==> flow/design.v <==
module digit_2_10 (
input clk,rst,bitin,ena,
input [3:0] numIn,
output [3:0] numOut,
output reg bitOut = 0
);
reg [3:0] storege = '0 ;
wire [3:0] over6;
wire overflowOver6;
assign {overflowOver6,over6} =  ((bitin + numIn + storege) > 5'b1001) ? 5'b0110:  5'b0000;
always_ff @(posedge clk, posedge rst)
	if (rst) 
		{bitOut,storege} <=  '0;
	else if (ena)
		{bitOut,storege} <= over6 + numIn + bitin + storege;
assign numOut = storege;
endmodule 
# Step by step through the tools: digit_2_10
# Tool output for the design above, in the order of the flow.
# Line numbers count from 1 in the design file above.
# Operators carry their Yosys type and port widths (W data, S select, Z words).
# Cell names lack the library's common part.
# A cell with - has no value.
# inputs
design	digit_2_10
clock_port	clk
lib	sky130hd
lib_corner	tt_025C_1v80

# Word level
# Counts by Yosys on the flattened word-level netlist (proc, flatten, opt, wreduce; memories kept). Register bits leave out memories and registers merged into their read ports (data or address); mux counts leave out enables and synchronous resets folded into registers. Print and check cells are left out. Cells with the same type and inputs are merged into one.
# bits
reg_bits	5
inputBits	8
output_inout_bits	5
# classes
add_sub_neg	5
cmp	1
muxes	1
# ops
operator	n
$add A5 B4 Y5	2
$add A1 B4 Y5	1
$add A3 B4 Y5	1
$add A5 B1 Y5	1
$gt A5 B4 Y1 const B	1
$mux W3	1

# Logic depth
# Depth = most cells in a row (Yosys ltp): at word level without a register or memory, in the mapped netlist without a sequential cell, where the memories' decode and read muxes count.
# logic_depth
ltp_word	7
ABC_AREA	0
mapped_depth	12
ltp_nobuf	12

# After synthesis
# Source: synth_stat.txt of the flow (Yosys; design flattened, memories mapped). It holds for the ABC_AREA given above (unset counts as 0); a run with the other value may have another netlist.
# The area totals of this step are shown rounded.
# mapped
stdcells	49
yosys_area_um2	490
sequential_area_um2	130
ff_cells	5
n_buf	1
# by_type
cell	n	type_area_um2
dfrtp_1	5	125.12
fa_1	5	100.096
ha_1	6	75.072
inv_1	10	37.536
xnor2_1	2	17.517
a21oi_1	3	15.014
mux2_4	1	15.014
nor2_1	4	15.014
nor2b_1	2	12.512
mux2_2	1	11.261
o21ai_0	2	10.01
a211o_1	1	8.758
a21oi_2	1	8.758
xor2_1	1	8.758
a21o_1	1	7.507
o21a_1	1	7.507
nand2b_1	1	6.256
buf_2	1	5.005
nand2_1	1	3.754

# Worst setup path after synthesis
# Source: OpenSTA report_checks on the synthesized netlist (no wires, ideal clock, input and output delay 20% of the period each), path of least setup slack; recovery checks are left aside. Register names are those of the netlist, which keeps one name where synthesis merged equal registers.
# synth_timing
path_type	input port to flip-flop
startpoint	in bitin
endpoint	reg storege[3]
tclk_ps	3980
in_delay_ps	796
setup_time_ps	125
arrival_time_ps	3602
required_time_ps	3855
slack_ps	253
path_delay_ps	2931
stages	12
synth_period_reached_ps	3727
# "path_delay_ps" = arrival - input delay + setup time.
# "stages": output pins that drive a net of the path, with the launching flip-flop's if there is one; two outputs of one cell count as two.
# "synth_period_reached_ps" is the clock period less the worst setup slack; recovery checks do not enter. This is arithmetic on one report: input and output delays are still those of the set period (20% each).
# Between the ends stands the longest chain of elaborated cells between them, by number of cells; it is not shown to be the way that was timed. Of several equally long chains one is given.
# Each line given opens the expression or statement behind the cell; cells for indexed reads and writes are added by Yosys, which also makes memories of some case tables.
# synth_via
path_cell_list	inv_1 > fa_1 > fa_1 > nor2b_1 > o21ai_0 > a211o_1 > fa_1 > ha_1 > inv_1 > fa_1 > xnor2_1 > mux2_2
elab_chain_cells	7
cone_cells	7
cone_lines	2
classes_between	add/sub: 5; compare: 1; mux: 1
# synth_rtl
item	line_no	text
start: declaration	2	input clk,rst,bitin,ena,
$add A1 B4 Y5	10	assign {overflowOver6,over6} =  ((bitin + numIn + storege) > 5'b1001) ? 5'b0110:  5'b0000;
$add A5 B4 Y5	10
$gt A5 B4 Y1	10
$mux W3	10
$add A3 B4 Y5	15	{bitOut,storege} <= over6 + numIn + bitin + storege;
$add A5 B1 Y5	15
$add A5 B4 Y5	15
end: declaration	7	reg [3:0] storege = '0 ;

# Worst path after layout
# From the final timing report of flow run 1: the path of least setup slack in the routed layout; clock arrival at registers is part of the times.
# The path's times are printed in steps of 10 ps; the period is the one set.
# layout_timing
path_type	input port to flip-flop
startpoint	in numIn[2]
endpoint	reg storege[3]
tclk_ps	3910
in_delay_ps	780
setup_time_ps	120
arrival_time_ps	3910
required_time_ps	4030
slack_ps	120
stages	13
# Between the ends stands the longest chain of elaborated cells between them, by number of cells; it is not shown to be the way that was timed. Of several equally long chains one is given.
# layout_via
path_cell_list	clkdlybuf4s50_1 > ha_1 > nor2b_2 > buf_4 > buf_4 > o21a_1 > a211o_1 > fa_1 > ha_2 > inv_2 > fa_2 > xnor2_1 > mux2_2
elab_chain_cells	7
cone_cells	7
cone_lines	2
classes_between	add/sub: 5; compare: 1; mux: 1
# layout_rtl
item	line_no	text
start: declaration	3	input [3:0] numIn,
$add A1 B4 Y5	10	assign {overflowOver6,over6} =  ((bitin + numIn + storege) > 5'b1001) ? 5'b0110:  5'b0000;
$add A5 B4 Y5	10
$gt A5 B4 Y1	10
$mux W3	10
$add A3 B4 Y5	15	{bitOut,storege} <= over6 + numIn + bitin + storege;
$add A5 B1 Y5	15
$add A5 B4 Y5	15
end: declaration	7	reg [3:0] storege = '0 ;

# Top module digit_2_10; platform sky130hd; tools Yosys and OpenROAD; 2 stored runs in no particular order. Input and output delays are each 20% of the period that was set; the output load is 0.01 pF.
# By "worst_path_ps" is meant the share of the clock period that the worst setup path is allowed (20% is reserved at inputs, 20% at outputs), minus its slack. Clock arrival times at its registers enter into it.
# "power.total_uw": no workload was simulated; the value follows from the tool's default switching activity.
# "worst_path_ps" is given in steps of 10 ps.
# The results are shown rounded.
# A setting shown as - is not set for that run.
run	period_ns	CORE_UTILIZATION	CAP_MARGIN	CORE_MARGIN	SLEW_MARGIN	SETUP_SLACK_MARGIN	PLACE_DENSITY_LB_ADDON	CELL_PAD_IN_SITES_GLOBAL_PLACEMENT	GPL_TIMING_DRIVEN	hold_ws_ps	total_negative_slack_ps	ys_area_um2	power.total_uw	finish.utilization_pct	worst_path_ps	timing.worst_path_kind	post_route_stdcell_area_um2	design_die_area_um2	fin_ws_ps
flow run 1	3.91	45	20	2	20	-	-	-	-	510	0	490	730	72	3010	input port to flip-flop	700	1400	120
flow run 2	6.44	39	5	2	20	1.02	0.15	1	0	510	0	490	400	56	3300	input port to flip-flop	640	1600	1800
